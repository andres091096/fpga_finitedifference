==> flow/design.v <==
module diff2d(i_clk, i_reset, i_data, i_start, o_datax, o_datay, o_address, o_Dx_addr, o_DyValid, o_DxValid, o_bussy);
  parameter WIDTH = 32, ADD_W = 12;
  localparam l = 6;  
  input  wire                      i_clk;
  input  wire                      i_reset;
  input  wire signed [(WIDTH-1):0] i_data;
  input  wire                      i_start;
  output wire signed [(WIDTH-1):0] o_datax;
  output wire signed [(WIDTH-1):0] o_datay;
  output wire        [(ADD_W-1):0] o_address;
  output wire        [(ADD_W-1):0] o_Dx_addr;
  output wire                      o_DyValid;
  output wire                      o_DxValid;
  output wire                      o_bussy;
  reg  signed [(WIDTH-1):0] r_datax;
  reg  signed [(WIDTH-1):0] r_datay;
  reg  signed [(WIDTH-1):0] r_DyOp1;  
  reg  signed [(WIDTH-1):0] r_DyOp2;  
  reg  signed [(WIDTH-1):0] r_DyOp0;  
  wire signed [(WIDTH-1):0] r_OutFIFO;  
  reg         [ADD_W:0]     counter;
  reg         [(ADD_W-1):0] w_DxAddr;
  reg         [(l-1):0]     column_counter;
  reg         [(l-1):0]     fifo_counter;
  reg                       counter_en;
  reg                       column_en;
  reg                       r_DyValid;
  reg                       r_DxValid;
  reg                       DyOp1_en;
  reg                       DyOp2_en;
  reg                       datay_en;
  reg                       datax_en;
  wire                      FIFO_wr;
  reg                       FIFO_rd;
  reg                       save_Op0;  
  reg                       r_bussy;
  wire                      full_FIFO;
  wire signed [(WIDTH-1):0] w_op1;  
  initial counter        = 0;
  initial w_DxAddr       = 0;
  initial fifo_counter   = 0;
  initial column_counter = 0;
  always @ (posedge i_clk) begin
    if(DyOp1_en)
      r_DyOp1 <= i_data;
  end
  always @ (posedge i_clk) begin
    if(&column_counter|save_Op0)  
      r_DyOp0 <= r_DyOp1;
  end
  always @ (posedge i_clk) begin
    if(DyOp2_en)
      r_DyOp2 <= r_DyOp1;
  end
 assign FIFO_wr = DyOp2_en;
  fifo  #(.WIDTH(WIDTH), .M_WIDTH(l))
          f0(i_clk, FIFO_wr, r_DyOp1, FIFO_rd,  r_OutFIFO);
  assign w_op1 = (&column_counter) ? r_DyOp0 : r_DyOp1;  
  always @ (posedge i_clk) begin
    if(datay_en)
      r_datay <= w_op1-r_DyOp2;
  end
  always @ (posedge i_clk) begin
    if(datax_en)
      r_datax <= r_DyOp1-r_OutFIFO;
  end
  always @ (posedge i_clk) begin
    if (counter_en) begin
      counter <= counter+1;
    end
  end
  always @ (posedge i_clk) begin
    if (column_en) begin
      column_counter <= column_counter+1;
    end
  end
  always @ (posedge i_clk) begin
    if (DyOp1_en) begin
      fifo_counter <= fifo_counter+1;
    end
  end
  assign full_FIFO = &fifo_counter;  
  always @ (posedge i_clk) begin
    if (r_DxValid) begin
      w_DxAddr <= w_DxAddr+1;
    end
  end
  localparam IDLE  = 4'b0000;  
  localparam S1    = 4'b0001;  
  localparam S2    = 4'b0010;  
  localparam S3    = 4'b0011;  
  localparam S4    = 4'b0100;  
  localparam S5    = 4'b0101;  
  localparam S6    = 4'b0110;  
  localparam S7    = 4'b0111;  
  localparam S8    = 4'b1000;  
  localparam S9    = 4'b1001;  
  localparam S10   = 4'b1010;  
  localparam S11   = 4'b1011;  
  localparam S12   = 4'b1100;  
  reg [3:0] state = IDLE;
  always @(posedge i_clk)
    if (i_reset) begin
      state <= IDLE;
    end
    else
      case (state)
        IDLE : begin
          if (i_start)
            state <= S1;
          else
            state <= IDLE;
        end
        S1 : begin
            state <= S2;
        end
        S2 : begin
            state <= S3;
        end
        S3 : begin
          state <= S4;
        end
        S4 : begin
          if (full_FIFO)
            state <= S5;
          else
            state <= S4;
        end
        S5 : begin
          state <= S6;
        end
        S6 : begin
          state <= S7;
        end
        S7 : begin
          if (counter[ADD_W])
            state <= S8;
          else
            state <= S7;
        end
        S8 : begin
          state <= S9;
        end
        S9 : begin
          state <= S10;
        end
        S10 : begin
          if (&fifo_counter)
            state <= S11;
          else
            state <= S10;
        end
        S11 : begin
          state <= S12;
        end
        S12 : begin
          state <= IDLE;
        end
        default : begin   
          state <= IDLE;
        end
      endcase
  always @(*)
    case (state)
      IDLE : begin
        r_bussy    <= 1'b0;
        counter_en <= 1'b0;
        column_en  <= 1'b0;
        DyOp1_en   <= 1'b0;
        save_Op0   <= 1'b0;
        DyOp2_en   <= 1'b0;
        datay_en   <= 1'b0;
        datax_en   <= 1'b0;
        FIFO_rd    <= 1'b0;
      end
      S1 : begin
        r_bussy    <= 1'b1;
        counter_en <= 1'b1;
        column_en  <= 1'b0;
        DyOp1_en   <= 1'b0;
        save_Op0   <= 1'b0;
        DyOp2_en   <= 1'b0;
        datay_en   <= 1'b0;
        datax_en   <= 1'b0;
        FIFO_rd    <= 1'b0;
      end
      S2 : begin
        r_bussy    <= 1'b1;
        counter_en <= 1'b1;
        column_en  <= 1'b0;
        DyOp1_en   <= 1'b1;
        save_Op0   <= 1'b0;
        DyOp2_en   <= 1'b0;
        datay_en   <= 1'b0;
        datax_en   <= 1'b0;
        FIFO_rd    <= 1'b0;
      end
      S3 : begin
        r_bussy    <= 1'b1;
        counter_en <= 1'b1;
        column_en  <= 1'b0;
        DyOp1_en   <= 1'b1;
        save_Op0   <= 1'b1;
        DyOp2_en   <= 1'b1;
        datay_en   <= 1'b0;
        datax_en   <= 1'b0;
        FIFO_rd    <= 1'b0;
      end
      S4 : begin
        r_bussy    <= 1'b1;
        counter_en <= 1'b1;
        column_en  <= 1'b1;
        DyOp1_en   <= 1'b1;
        save_Op0   <= 1'b0;
        DyOp2_en   <= 1'b1;
        datay_en   <= 1'b1;
        datax_en   <= 1'b0;
        FIFO_rd    <= 1'b0;
      end
      S5 : begin
        r_bussy    <= 1'b1;
        counter_en <= 1'b1;
        column_en  <= 1'b1;
        DyOp1_en   <= 1'b1;
        save_Op0   <= 1'b0;
        DyOp2_en   <= 1'b1;
        datay_en   <= 1'b1;
        datax_en   <= 1'b0;
        FIFO_rd    <= 1'b1;
      end
      S6 : begin
        r_bussy    <= 1'b1;
        counter_en <= 1'b1;
        column_en  <= 1'b1;
        DyOp1_en   <= 1'b1;
        save_Op0   <= 1'b0;
        DyOp2_en   <= 1'b1;
        datay_en   <= 1'b1;
        datax_en   <= 1'b1;
        FIFO_rd    <= 1'b1;
      end
      S7 : begin
        r_bussy    <= 1'b1;
        counter_en <= 1'b1;
        column_en  <= 1'b1;
        DyOp1_en   <= 1'b1;
        save_Op0   <= 1'b0;
        DyOp2_en   <= 1'b1;
        datay_en   <= 1'b1;
        datax_en   <= 1'b1;
        FIFO_rd    <= 1'b1;
      end
      S8 : begin
        r_bussy    <= 1'b1;
        counter_en <= 1'b1;
        column_en  <= 1'b1;
        DyOp1_en   <= 1'b1;
        save_Op0   <= 1'b0;
        DyOp2_en   <= 1'b1;
        datay_en   <= 1'b1;
        datax_en   <= 1'b1;
        FIFO_rd    <= 1'b1;
      end
      S9 : begin
        r_bussy    <= 1'b1;
        counter_en <= 1'b1;
        column_en  <= 1'b1;
        DyOp1_en   <= 1'b1;
        save_Op0   <= 1'b0;
        DyOp2_en   <= 1'b0;
        datay_en   <= 1'b1;
        datax_en   <= 1'b1;
        FIFO_rd    <= 1'b1;
      end
      S10 : begin
        r_bussy    <= 1'b1;
        counter_en <= 1'b1;
        column_en  <= 1'b1;
        DyOp1_en   <= 1'b1;
        save_Op0   <= 1'b0;
        DyOp2_en   <= 1'b0;
        datay_en   <= 1'b0;
        datax_en   <= 1'b1;
        FIFO_rd    <= 1'b1;
      end
      S11 : begin
        r_bussy    <= 1'b1;
        counter_en <= 1'b0;
        column_en  <= 1'b0;
        DyOp1_en   <= 1'b0;
        save_Op0   <= 1'b0;
        DyOp2_en   <= 1'b0;
        datay_en   <= 1'b0;
        datax_en   <= 1'b1;
        FIFO_rd    <= 1'b1;
      end
      S12 : begin
        r_bussy    <= 1'b1;
        counter_en <= 1'b0;
        column_en  <= 1'b0;
        DyOp1_en   <= 1'b0;
        save_Op0   <= 1'b0;
        DyOp2_en   <= 1'b0;
        datay_en   <= 1'b0;
        datax_en   <= 1'b0;
        FIFO_rd    <= 1'b0;
      end
      default : begin
        r_bussy    <= 1'b0;
        counter_en <= 1'b0;
        column_en  <= 1'b0;
        DyOp1_en   <= 1'b0;
        save_Op0   <= 1'b0;
        DyOp2_en   <= 1'b0;
        datay_en   <= 1'b0;
        datax_en   <= 1'b0;
        FIFO_rd    <= 1'b0;
      end
    endcase
  always @ (posedge i_clk) begin
    r_DyValid <= datay_en;
    r_DxValid <= datax_en;
  end
  assign o_datax   = r_datax;
  assign o_datay   = r_datay;
  assign o_address = counter[(ADD_W-1):0];
  assign o_Dx_addr = w_DxAddr;
  assign o_DyValid = r_DyValid;
  assign o_DxValid = r_DxValid;
  assign o_bussy   = r_bussy;
endmodule  
module fifo (i_clk, i_wr, i_data, i_rd,  o_data );
  parameter WIDTH = 8;  
  parameter M_WIDTH  = 8;  
  input wire i_clk;
  input wire i_wr;
  input wire [(WIDTH-1):0] i_data;
  input wire i_rd;
  output reg [(WIDTH-1):0] o_data;
  reg o_full;
  reg o_empty;
  reg [(WIDTH-1):0] fifo_mem [0:(1<<M_WIDTH)-1];  
  wire w_wr = (i_wr && !o_full);  
  wire w_rd = i_rd &&!o_empty;    
  reg [M_WIDTH:0] wr_addr;  
  reg [M_WIDTH:0] rd_addr;
  initial rd_addr = 0;
  initial wr_addr = 0;
  always @ (posedge i_clk) begin
    if (w_wr)
        wr_addr <= wr_addr + 1;
    if (w_rd)
        rd_addr <= rd_addr + 1;
  end
  always @ (posedge i_clk) begin
    if (w_wr)
        fifo_mem[wr_addr[M_WIDTH-1:0]] <= i_data;
    if (w_rd)
        o_data <= fifo_mem[rd_addr[M_WIDTH-1:0]];
  end
  reg [M_WIDTH:0] o_fill;
  always @ (*)
    o_fill = wr_addr - rd_addr;
  always @ (*)
    o_empty = (o_fill == 0);
  always @ (*)
    o_full = (o_fill == {1'b1,{(M_WIDTH){1'b0}} });
endmodule  
Step by step through the tools: diff2d

Tool output for the design above, in the order of the flow.
Line numbers count from 1 in the design file above.
Operators: Yosys type, input widths -> output width; for muxes data width and select width s.
Library cell names are shortened.
A cell with -- has no value.

Top module: diff2d
Clock input: i_clk
Cell library: sky130hd
Corner: tt_025C_1v80

Word level

Source: Yosys, flattened and elaborated, memories not mapped. Widths are those after wreduce; folded enables and synchronous resets count as part of the registers. Registers that Yosys merges into a memory's read port (data or address) are not register bits. Print and check cells do not count.
Yosys's memory passes give these memory sizes; they may raise the number of words (mostly to a power of two), join words into wider ones and drop unused or constant bits.

Bits in registers: 217
Memory bits (writable): 2,048
Memory bits (read-only): 144
Clocked read ports x word width: 32
Memories kept: 2
Output and inout bits: 91
Elaborated cells: 55

Memory list:

| name            | words | bits a word | rd ports | write ports | line | source |
| f0.fifo_mem     | 64    | 32          | 1        | 1           | 342  | `reg [(WIDTH-1):0] fifo_mem [0:(1<<M_WIDTH)-1];` |
| (no name shown) | 16    | 9           | 1        | 0           | 164  | `case (state)` |

Add/sub/neg operators: 9
Eq/ne operators: 12
Multiplexer cells: 9
Bitwise operators: 1
Reductions and logical operators: 8

Operators with widths:

| kind                  | number |
| $sub 32x32->32        | 2 |
| $mux 32               | 2 |
| $pmux 4 s12           | 1 |
| $eq 4x3->1 const B    | 4 |
| $eq 4x4->1 const B    | 4 |
| $add 7x1->7 const B   | 2 |
| $add 13x1->13 const B | 1 |
| $add 12x1->12 const B | 1 |
| $add 6x1->6 const B   | 2 |
| $reduce_and 6->1      | 2 |
| $eq 4x2->1 const B    | 2 |
| $sub 7x7->7           | 1 |
| $eq 7x7->1 const B    | 1 |
| $logic_not 7->1       | 1 |
| $mux 6                | 1 |
| $eq 4x1->1 const B    | 1 |
| $logic_not 4->1       | 1 |
| $mux 4                | 1 |
| $mux 1                | 4 |
| $logic_and 1x1->1     | 2 |
| $logic_not 1->1       | 2 |
| $or 1x1->1            | 1 |

Logic depth

Depth = most cells in a row (Yosys ltp): at word level without a register or memory, in the mapped netlist without a sequential cell, where the memories' decode and read muxes count.

Depth in word-level cells: 5
ABC_AREA: 0
Gate-level depth with buffers: 17

Mapped cells and area

Yosys stat after the flow's synthesis: flattened, memories mapped to cells. It holds for the ABC_AREA given above (unset counts as 0); a run with the other value may have another netlist.

Cell types:

| cell     | number | area in all (um^2) |
| edfxtp_1 | 2,291  | 6.88E+04 |
| mux4_2   | 465    | 1.05E+04 |
| mux2i_1  | 268    | 2.68E+03 |
| o221ai_1 | 115    | 1.01E+03 |
| ha_1     | 74     | 925.888 |
| a21oi_1  | 130    | 650.624 |
| nor2_1   | 169    | 634.358 |
| xnor2_1  | 68     | 595.571 |
| clkbuf_1 | 111    | 416.65 |
| mux2_2   | 32     | 360.346 |
| o22ai_1  | 57     | 356.592 |
| inv_1    | 89     | 334.07 |
| xor2_1   | 33     | 289.027 |
| buf_2    | 54     | 270.259 |
| nand2_1  | 62     | 232.723 |
| buf_4    | 30     | 225.216 |
| o21ai_0  | 42     | 210.202 |
| nand3_1  | 39     | 195.187 |

Not listed: further types 49, cells in them 274.

Cells in the netlist: 4,403
Mapped area: 90,655.7 um^2
Area of sequential cells: 68,916.1 um^2
Flip-flop cells: 2,297

The figures by module come from a second, unflattened synthesis with its own total; it is not the netlist above.

Cell total of the unflattened synthesis: 4,420
Area (unflattened synthesis): 90,364.2 um^2

Each row is one instance without its submodules.

By module:

| module | instances | cells | area (um^2) | sequential area (um^2) |
| fifo   | 1         | 3,527 | 79,734.0    | 62,880.3 |
| diff2d | 1         | 893   | 10,630.2    | 6,035.8 |

Timing after synthesis

Path of least setup slack by OpenSTA after synthesis, without wires, with an ideal clock, recovery checks aside; 20% of the period is set as input and as output delay. Where synthesis merged equal registers, the netlist keeps one of their names.

Path kind: reg-to-reg
From: register state[2]
To: memory f0.fifo_mem[0][0]
Clock period: 6.06 ns
Library setup time: 0.421 ns
Launch time at the first pin: 0.000 ns
Arrival time: 6.000 ns
Data required time: 5.639 ns
Path slack: -0.361 ns
Path delay: 6.421 ns
Stages: 8
Buffers on the path: 1
Period reached after synthesis: 6.421 ns

"path delay" = arrival - input delay + setup time.
"stages" counts driving pins, that of a launching flip-flop among them; a cell with two outputs on the path counts twice.
"period reached after synthesis" is the clock period less the worst setup slack; recovery checks do not enter. This is arithmetic on one report: input and output delays are still those of the set period (20% each).
The rows between start and end are the longest chain of elaborated cells between them; the timing report does not say that the signal goes this way. Where chains are equally long, one stands for them.
A line is the first line of the expression or statement that the cell stems from. Yosys adds cells for indexed reads and writes and turns some case tables into memories.
A memory read counts as a cell of the chain, while the word-level depth stops at memories.
At most two assigning lines are given for a register; there are more.
Only ways into the end's enable, where the timed path ends, are counted here.

Path through: dfxtp_1 nand2b_1 o32ai_1 o211ai_1 o21ai_2 or4b_1 clkbuf_1 nor2_1
Length of the longest elaborated chain: 3

Ends and longest elaborated chain, after synthesis:

| item              | line | source |
| start, declared   | 101  | `reg [3:0] state = IDLE;` |
| start, assigned   | 104  | `state <= IDLE;` |
| start, assigned   | 110  | `state <= S1;` |
| $mem_v2 16x9      | 164  | `case (state)` |
| $logic_and 1x1->1 | 343  | `wire w_wr = (i_wr && !o_full);` |
| $mux 6            | 356  | `if (w_wr)` |
| end, declared     | 342  | `reg [(WIDTH-1):0] fifo_mem [0:(1<<M_WIDTH)-1];` |

Path in the finished layout

From the final timing report of flow run 1: the path of least setup slack in the routed layout; clock arrival at registers is part of the times.

Path kind: reg-to-reg
From: register f0.rd_addr[0]
To: register f0.o_data[14]
Clock period: 13.3 ns
Library setup time: 0.26 ns
Launch time at the first pin: 0.87 ns
Arrival time: 6.27 ns
Data required time: 13.89 ns
Path slack: 7.62 ns
Stages: 9
Buffers on the path: 5

The rows between start and end are the longest chain of elaborated cells between them; the timing report does not say that the signal goes this way. Where chains are equally long, one stands for them.

Path through: edfxtp_1 buf_4 buf_4 buf_4 buf_4 buf_4 mux4_2 mux4_2 mux4_2
Length of the longest elaborated chain: 4

Ends and longest elaborated chain, after layout:

| item              | line | source |
| start, declared   | 346  | `reg [M_WIDTH:0] rd_addr;` |
| start, assigned   | 353  | `rd_addr <= rd_addr + 1;` |
| $sub 7x7->7       | 363  | `o_fill = wr_addr - rd_addr;` |
| $logic_not 7->1   | 365  | `o_empty = (o_fill == 0);` |
| $logic_not 1->1   | 344  | `wire w_rd = i_rd &&!o_empty;` |
| $logic_and 1x1->1 | 344  |  |
| end, declared     | 339  | `output reg [(WIDTH-1):0] o_data;` |

Design diff2d on sky130hd. What follows are 2 stored runs of the flow, each under its own settings; their order means nothing. The constraints put input and output delay at 20% of the set period each and load the outputs with 0.01 pF.
"achieved period" = clock period - worst setup slack. The figure is calculated, with input and output delays left at 20% of the set period.
"time used up by the worst setup path": the worst setup path's part of the clock period (all of it between registers, 20% less for each end at a port) less its slack. A launch clock that arrives late makes it longer, a capture clock that arrives late makes it shorter.
"total power after layout": no workload was simulated; the value follows from the tool's default switching activity.
Settings: -- = not set for that run.

| item                                          | flow run 1 | flow run 2 |
| period_ns                                     | 13.3       | 6.45       |
| CAP_MARGIN                                    | 20         | 20         |
| CORE_MARGIN                                   | 2          | 8          |
| CORE_UTILIZATION                              | 40         | 43         |
| SLEW_MARGIN                                   | 20         | 20         |
| SETUP_SLACK_MARGIN                            | --         | -0.55      |
| PLACE_DENSITY_LB_ADDON                        | --         | 0.25       |
| HOLD_SLACK_MARGIN                             | --         | 0.08       |
| ABC_AREA                                      | --         | 1          |
| CTS_CLUSTER_SIZE                              | --         | 50         |
| CTS_CLUSTER_DIAMETER                          | --         | 216        |
| worst hold slack (ns)                         | 0.599      | 0.552      |
| total power after layout (µW)                 | 15,116     | 27,123     |
| setup slack of the worst path (ns)            | 7.619      | 2.008      |
| cell area after synthesis (um^2)              | 90,655.7   | 98,976.2   |
| total negative setup slack (ns)               | 0.000      | 0.000      |
| area of the die (um^2)                        | 230,462.0  | 245,783.0  |
| achieved period (ns)                          | 5.681      | 4.442      |
| time used up by the worst setup path (ns)     | 5.68       | 4.44       |
| class of the worst setup path                 | reg-to-reg | reg-to-reg |
| standard-cell area of the final layout (um^2) | 103,603.0  | 105,399.0  |
| post-route utilization (%)                    | 46.0       | 45.9       |
